==> flow/design.v <==
module I2C (
  input clk,
  input       cmd_active,
  input       cmd_high_speed,
  input [6:0] cmd_addr,
  input       cmd_read,
  input       read_nack,
  output reg  addr_err,
  input            data_valid,
  output reg       data_ready,
  input      [7:0] data_in,
  output reg [7:0] data_out,
  output reg       data_err,
  output i2c_scl,
  output i2c_sda,
  input i2c_sda_IN
);
  localparam HALT          = 3'd0;
  localparam SWITCH_TO_HS  = 3'd1;
  localparam SEND_ADDR     = 3'd2;
  localparam DATA_IDLE     = 3'd3;
  localparam DATA_TRANSFER = 3'd4;
  reg [2:0] state = HALT;
  reg halt_required = 0;
  parameter CLK_FREQ = 60_000_000;
  localparam DIVISOR_400K = CLK_FREQ / (400_000 * 4) - 1 + 1;   
  localparam DIVISOR_HS = CLK_FREQ / (3_000_000 * 4) - 1;   
  reg [5:0] clk_counter = 0;
  reg [1:0] q = 0;
  reg [3:0] bit_counter = 0;
  reg [7:0] data;
  reg hs_state = 0;
  initial data_ready = 0;
  initial data_err = 0;
  initial addr_err = 0;
  reg sda = 1;
  reg sda_in;
  assign i2c_scl = (state == HALT || q[1]) && (state != DATA_IDLE);
  assign i2c_sda = sda;
  always @(posedge clk) begin
    sda_in <= i2c_sda_IN;
    if (state == HALT)
      halt_required <= 0;
    else if (~cmd_active)
      halt_required <= 1;
    if (data_ready) data_ready <= 0;
    if (clk_counter != 0) begin
      clk_counter <= clk_counter - 1'b1;
    end else begin
      clk_counter <= hs_state ? DIVISOR_HS : DIVISOR_400K;
      q <= q + 1'b1;
      if (q == 2'd0 && state != HALT) begin
        if (|bit_counter) begin
          bit_counter <= bit_counter - 1'b1;
          if (~cmd_read || state != DATA_TRANSFER) {sda, data} <= {data, 1'b1};
          else sda <= bit_counter == 4'd1 ? read_nack : 1'b1;
        end else sda <= 0;
      end else if (q == 2'd2) begin
        case (state)
          HALT: begin
            addr_err <= 0;
            data_err <= 0;
            if (~sda)
              sda <= 1;
            else if (cmd_active) begin
              sda <= 0;
              state <= cmd_high_speed ? SWITCH_TO_HS : SEND_ADDR;
              data  <= cmd_high_speed ? 8'h08 : {cmd_addr, cmd_read};
              bit_counter <= 4'd9;
            end
          end
          SWITCH_TO_HS:
            if (bit_counter == 4'd0) sda <= 0;
          SEND_ADDR:
            if (bit_counter == 4'd0) addr_err <= sda_in;
          DATA_TRANSFER: begin
            if (cmd_read) data <= {data[6:0], sda_in};
            if (bit_counter == 4'd0) begin
              if (~data_ready) data_ready <= 1;
              data_out <= data;
              if (~cmd_read) data_err <= sda_in;
            end
          end
          default: begin end
        endcase
      end else if (q == 2'd3) begin
        case (state)
          SWITCH_TO_HS:
            if (bit_counter == 4'd0) begin
              state <= SEND_ADDR;
              data <= {cmd_addr, cmd_read};
              bit_counter <= 4'd9;
              hs_state <= 1;
            end
          SEND_ADDR, DATA_TRANSFER:
            if (bit_counter == 4'd0) state <= DATA_IDLE;
          DATA_IDLE:
            if (halt_required) begin
              state <= HALT;
              hs_state <= 0;
            end else if (data_valid) begin
              state <= DATA_TRANSFER;
              data <= data_in;
              bit_counter <= 4'd9;
            end
          default: begin end
        endcase
      end
    end
  end
endmodule
module I2cController(
  input clk,
  input reset,
  input       [3:0] apb_PADDR,
  input             apb_PSEL,
  input             apb_PENABLE,
  output            apb_PREADY,
  input             apb_PWRITE,
  input      [31:0] apb_PWDATA,
  output reg [31:0] apb_PRDATA,
  output i2c_scl,
  output i2c_sda,
  input i2c_sda_IN
);
  reg [6:0] cmd_addr;
  reg cmd_high_speed, cmd_read, read_nack;
  reg has_data;
  wire addr_err, data_err, data_ready;
  reg [7:0] data_in;
  wire [7:0] data_out;
  reg [7:0] byte_counter;
  wire busy = (has_data ^ cmd_read) & |byte_counter;
  I2C i2c(
    .clk(clk),
    .cmd_active(|byte_counter),
    .cmd_high_speed(cmd_high_speed),
    .cmd_addr(cmd_addr),
    .cmd_read(cmd_read),
    .addr_err(addr_err),
    .read_nack(byte_counter == 1),
    .data_valid(busy),
    .data_ready(data_ready),
    .data_in(data_in),
    .data_out(data_out),
    .data_err(data_err),
    .i2c_scl(i2c_scl),
    .i2c_sda(i2c_sda),
    .i2c_sda_IN(i2c_sda_IN)
  );
  assign apb_PREADY = 1'b1;
  always @(posedge clk) begin
    if (reset) begin
      cmd_addr <= 7'd0;
      {cmd_high_speed, cmd_read} <= 2'd0;
      byte_counter <= 0;
      has_data <= 0;
    end else begin
      if (data_ready & busy) begin
        byte_counter <= byte_counter - 1'b1;
        has_data <= ~has_data;
      end
      if (apb_PSEL & ~apb_PWRITE) begin
        case (apb_PADDR[3:2])
          2'd0: apb_PRDATA <= {busy, 20'd0, addr_err, data_err, cmd_high_speed, cmd_read, cmd_addr};
          2'd1: apb_PRDATA <= {24'd0, byte_counter};
          2'd2: begin
            apb_PRDATA <= {24'd0, data_out};
            if (cmd_read & apb_PENABLE & has_data) has_data <= 0;
          end
          default:;
        endcase
      end else if (apb_PSEL & apb_PENABLE & apb_PWRITE) begin
        case (apb_PADDR[3:2])
          2'd0: {cmd_high_speed, cmd_read, cmd_addr} <= apb_PWDATA[8:0];
          2'd1: byte_counter <= apb_PWDATA[7:0];
          2'd2: begin
            data_in <= apb_PWDATA[7:0];
            has_data <= 1;
          end
          default:;
        endcase
      end
    end
  end
endmodule
## Tool chain data of I2cController

What the tools print for I2cController, step after step.
Line numbers count from 1 in the design file above.
Operators carry their Yosys type and port widths (W data, S select, Z words).
Library cell names are shortened.
A cell with - has no value.

| design | value |
|---|---|
| top module | I2cController |
| clock | clk |
| cell library | sky130hd |
| library corner | tt_025C_1v80 |

## Elaborated design

Source: Yosys, flattened and elaborated, memories not mapped. Widths are those after wreduce. Registers that Yosys merges into a memory's read port (data or address) are not register bits. Print and check cells do not count. Equal cells are merged and count once.

| operators by class | value |
|---|---|
| $add $sub $neg | 4 |
| eq/ne operators | 36 |
| multiplexer cells | 67 |
| bitwise gates (word level) | 18 |
| reduce/logical cells | 35 |

Operator list:

| operator | number |
|---|---|
| $mux W8 | 16 |
| $pmux W32 S3 | 1 |
| $mux W4 | 10 |
| $pmux W8 S2 | 2 |
| $mux W3 | 9 |
| $reduce_and A10 Y1 | 2 |
| $mux W1 | 20 |
| $ne A3 B1 Y1 const B | 5 |
| $reduce_and A12 Y1 | 1 |
| $ne A2 B1 Y1 const B | 6 |
| $reduce_bool A3 Y1 | 4 |
| $ne A4 B2 Y1 const B | 3 |
| $mux W6 | 2 |
| $not A1 Y1 | 10 |
| $reduce_bool A2 Y1 | 5 |
| $reduce_and A5 Y1 | 2 |
| $pmux W3 S3 | 1 |
| $ne A2 B2 Y1 const B | 4 |
| $ne A4 B3 Y1 const B | 2 |
| $ne A4 B4 Y1 const B | 2 |
| $reduce_and A4 Y1 | 2 |
| $reduce_bool A4 Y1 | 2 |
| $sub A8 B1 Y8 const B | 1 |
| $eq A8 B1 Y1 const B | 1 |
| $reduce_or A8 Y1 | 1 |
| $pmux W4 S2 | 1 |
| $pmux W1 S2 | 4 |
| $and A1 B1 Y1 | 7 |

Other operator kinds: 26; their cells: 34.

| word-level totals | value |
|---|---|
| register bits after elaboration | 96 |
| bits of input ports | 42 |
| output and inout port bits | 35 |
| word-level cells | 180 |

## Depth

Depth = most cells in a row (Yosys ltp): at word level without a register or memory, in the mapped netlist without a sequential cell, where the memories' decode and read muxes count.

| logic depth | value |
|---|---|
| depth after elaboration | 8 |
| ABC_AREA | 0 |
| gate-level depth with buffers | 8 |
| mapped depth without buffers | 7 |

## Netlist

Source: synth_stat.txt of the flow (Yosys; design flattened, memories mapped). It holds for the ABC_AREA given above (unset counts as 0); a run with the other value may have another netlist.

Cell types:

| type | number | total area (um2) |
|---|---|---|
| edfxtp_1 | 49 | 1.47E+03 |
| dfxtp_1 | 27 | 540.518 |
| buf_4 | 22 | 165.158 |
| nor2_1 | 44 | 165.158 |
| ha_1 | 13 | 162.656 |
| nand2_1 | 43 | 161.405 |
| a21oi_1 | 29 | 145.139 |
| a22oi_1 | 13 | 97.594 |
| xnor2_1 | 9 | 78.826 |
| o21ai_0 | 15 | 75.072 |
| inv_1 | 19 | 71.318 |
| clkbuf_1 | 14 | 52.55 |
| a211oi_1 | 6 | 45.043 |
| nor3_1 | 9 | 45.043 |
| xor2_1 | 5 | 43.792 |
| o31ai_1 | 4 | 30.029 |
| nor2b_1 | 4 | 25.024 |
| mux2_2 | 2 | 22.522 |

Not listed: further types 39, cells in them 57.

| synthesis totals | value |
|---|---|
| mapped cells | 384 |
| mapped area | 3,838.7 um2 |
| sequential part of the area | 2,011.9 um2 |
| flip-flop cells | 76 |
| buffers | 39 |

By module: a second synthesis without flattening, with its own total; a netlist apart from the flattened one above.

| second synthesis, totals | value |
|---|---|
| cell total of the unflattened synthesis | 382 |
| area total of the unflattened synthesis | 3,916.3 um2 |

Rows give one instance, submodules left out.

By module:

| module | instances | cells | area (um2) | seq. area (um2) |
|---|---|---|---|---|
| I2C | 1 | 178 | 1,973.1 | 1,051.0 |
| I2cController | 1 | 204 | 1,943.1 | 960.9 |

## Path before layout

OpenSTA on the mapped netlist: ideal clock, no wires. The path of least setup slack (recovery checks aside). Input and output delay are each 20% of the period. Register names are those of the netlist, which keeps one name where synthesis merged equal registers.

| timing path after synthesis | value |
|---|---|
| kind | register to register |
| start point | register i2c.q[1] |
| end point | register i2c.data[0] |
| clock period | 3,540 ps |
| setup time | 389 ps |
| launch time at the first pin | 0 ps |
| arrival | 2,056 ps |
| required time | 3,151 ps |
| setup slack | 1,095 ps |
| delay of the path | 2,445 ps |
| stages on the path | 8 |
| buffers on the path | 1 |
| synthesis period reached | 2,445 ps |

"delay of the path" is the arrival time less input delay plus setup time.
"stages on the path": output pins that drive a net of the path, with the launching flip-flop's if there is one; two outputs of one cell count as two.
"synthesis period reached" = period - worst setup slack (recovery checks aside). The figure is calculated, with input and output delays left at 20% of the set period.
Between the ends stands the longest chain of elaborated cells between them, by number of cells; it is not shown to be the way that was timed. Of several equally long chains one is given.
Each line given opens the expression or statement behind the cell; cells for indexed reads and writes are added by Yosys, which also makes memories of some case tables.
A register here has more assigning lines than the two given.
Only ways into the end's enable, where the timed path ends, are counted here.

| between the ends, after synthesis | value |
|---|---|
| path through | edfxtp_1 > inv_1 > ha_1 > clkbuf_1 > o31ai_2 > a21oi_1 > o211ai_1 > a311oi_1 |
| length of the longest elaborated chain | 4 |
| elaborated cells on any way between the ends | 16 |
| RTL lines with such cells | 3 |
| those cells by class | eq/ne: 11; reduce/logical: 5 |

RTL lines, path after synthesis:

| element | line | RTL |
|---|---|---|
| from (decl) | 29 | `reg [1:0] q = 0;` |
| from (assign) | 51 | `q <= q + 1'b1;` |
| $logic_not A2 Y1 | 52 | `if (q == 2'd0 && state != HALT) begin` |
| $logic_and A1 B1 Y1 | 52 |  |
| $ne A2 B2 Y1 | - |  |
| $reduce_and A12 Y1 | - |  |
| to (assign) | 68 | `data  <= cmd_high_speed ? 8'h08 : {cmd_addr, cmd_read};` |
| to (assign) | 77 | `if (cmd_read) data <= {data[6:0], sda_in};` |
| to (decl) | 31 | `reg [7:0] data;` |

## Worst path after layout

Path of least setup slack in the final report of flow run 1 (OpenROAD, finished layout, wires in). Where an end is a register, its clock arrival counts in the times.
The path's times are printed in steps of 10 ps; the period is the one set.

| timing path post-layout | value |
|---|---|
| kind | register to register |
| start point | register i2c.bit_counter[1] |
| end point | register i2c.state[2] |
| clock period | 1,740 ps |
| setup time | 330 ps |
| launch time at the first pin | 350 ps |
| arrival | 2,080 ps |
| required time | 1,770 ps |
| setup slack | -310 ps |
| stages on the path | 8 |
| buffers on the path | 0 |

Between the ends stands the longest chain of elaborated cells between them, by number of cells; it is not shown to be the way that was timed. Of several equally long chains one is given.
A register here has more assigning lines than the two given.
Only ways into the end's enable, where the timed path ends, are counted here.

| between the ends, post-layout | value |
|---|---|
| path through | edfxtp_1 > inv_2 > ha_4 > or3b_4 > a21oi_4 > a2bb2oi_2 > nor2_1 > a2111oi_4 |
| length of the longest elaborated chain | 3 |
| elaborated cells on any way between the ends | 4 |
| those cells by class | eq/ne: 2; reduce/logical: 2 |

RTL lines, path post-layout:

| element | line | RTL |
|---|---|---|
| from (decl) | 30 | `reg [3:0] bit_counter = 0;` |
| from (assign) | 54 | `bit_counter <= bit_counter - 1'b1;` |
| from (assign) | 69 | `bit_counter <= 4'd9;` |
| $logic_not A4 Y1 | 89 | `if (bit_counter == 4'd0) begin` |
| $ne A3 B1 Y1 | - |  |
| $reduce_and A10 Y1 | - |  |
| to (assign) | 67 | `state <= cmd_high_speed ? SWITCH_TO_HS : SEND_ADDR;` |
| to (assign) | 90 | `state <= SEND_ADDR;` |
| to (decl) | 23 | `reg [2:0] state = HALT;` |

Hand-over note for I2cController

Settings and measured results of 2 stored flow runs for module I2cController (sky130hd), not sorted in any way. The constraints put input and output delay at 20% of the set period each and load the outputs with 0.01 pF.
"achieved clock period" = clock period - worst setup slack. The figure is calculated, with input and output delays left at 20% of the set period.
By "time on the worst setup path" is meant the share of the clock period that the worst setup path is allowed (20% is reserved at inputs, 20% at outputs), minus its slack. Clock arrival times at its registers enter into it.
"power consumption": no workload was simulated; the value follows from the tool's default switching activity.
"time on the worst setup path" is known to 10 ps.
A setting shown as - is not set for that run.

| setting or result | flow run 1 | flow run 2 |
|---|---|---|
| period_ns | 1.74 | 3.78 |
| CAP_MARGIN | 20 | 35 |
| CORE_MARGIN | 2 | 6 |
| CORE_UTILIZATION | 40 | 25 |
| SLEW_MARGIN | 20 | 20 |
| PLACE_DENSITY_LB_ADDON | - | 0.23 |
| CORE_ASPECT_RATIO | - | 1.72 |
| CELL_PAD_IN_SITES_DETAIL_PLACEMENT | - | 1 |
| TNS_END_PERCENT | - | 35 |
| GPL_TIMING_DRIVEN | - | 0 |
| total negative slack (ps) | -6,185 | 0 |
| chip area in the Yosys report (um2) | 3,838.7 | 3,838.7 |
| achieved clock period (ps) | 2,048 | 2,832 |
| time on the worst setup path (ps) | 2,050 | 2,830 |
| type of the worst setup path | register to register | register to register |
| die area (um2) | 10,395.8 | 18,582.7 |
| utilization of the finished layout (%) | 61.3 | 32.3 |
| lowest hold slack (ps) | 449 | 445 |
| lowest setup slack (ps) | -308 | 948 |
| standard-cell area after routing (um2) | 5,686.7 | 4,777.1 |
| power consumption (mW) | 3.596 | 1.908 |

End of note.
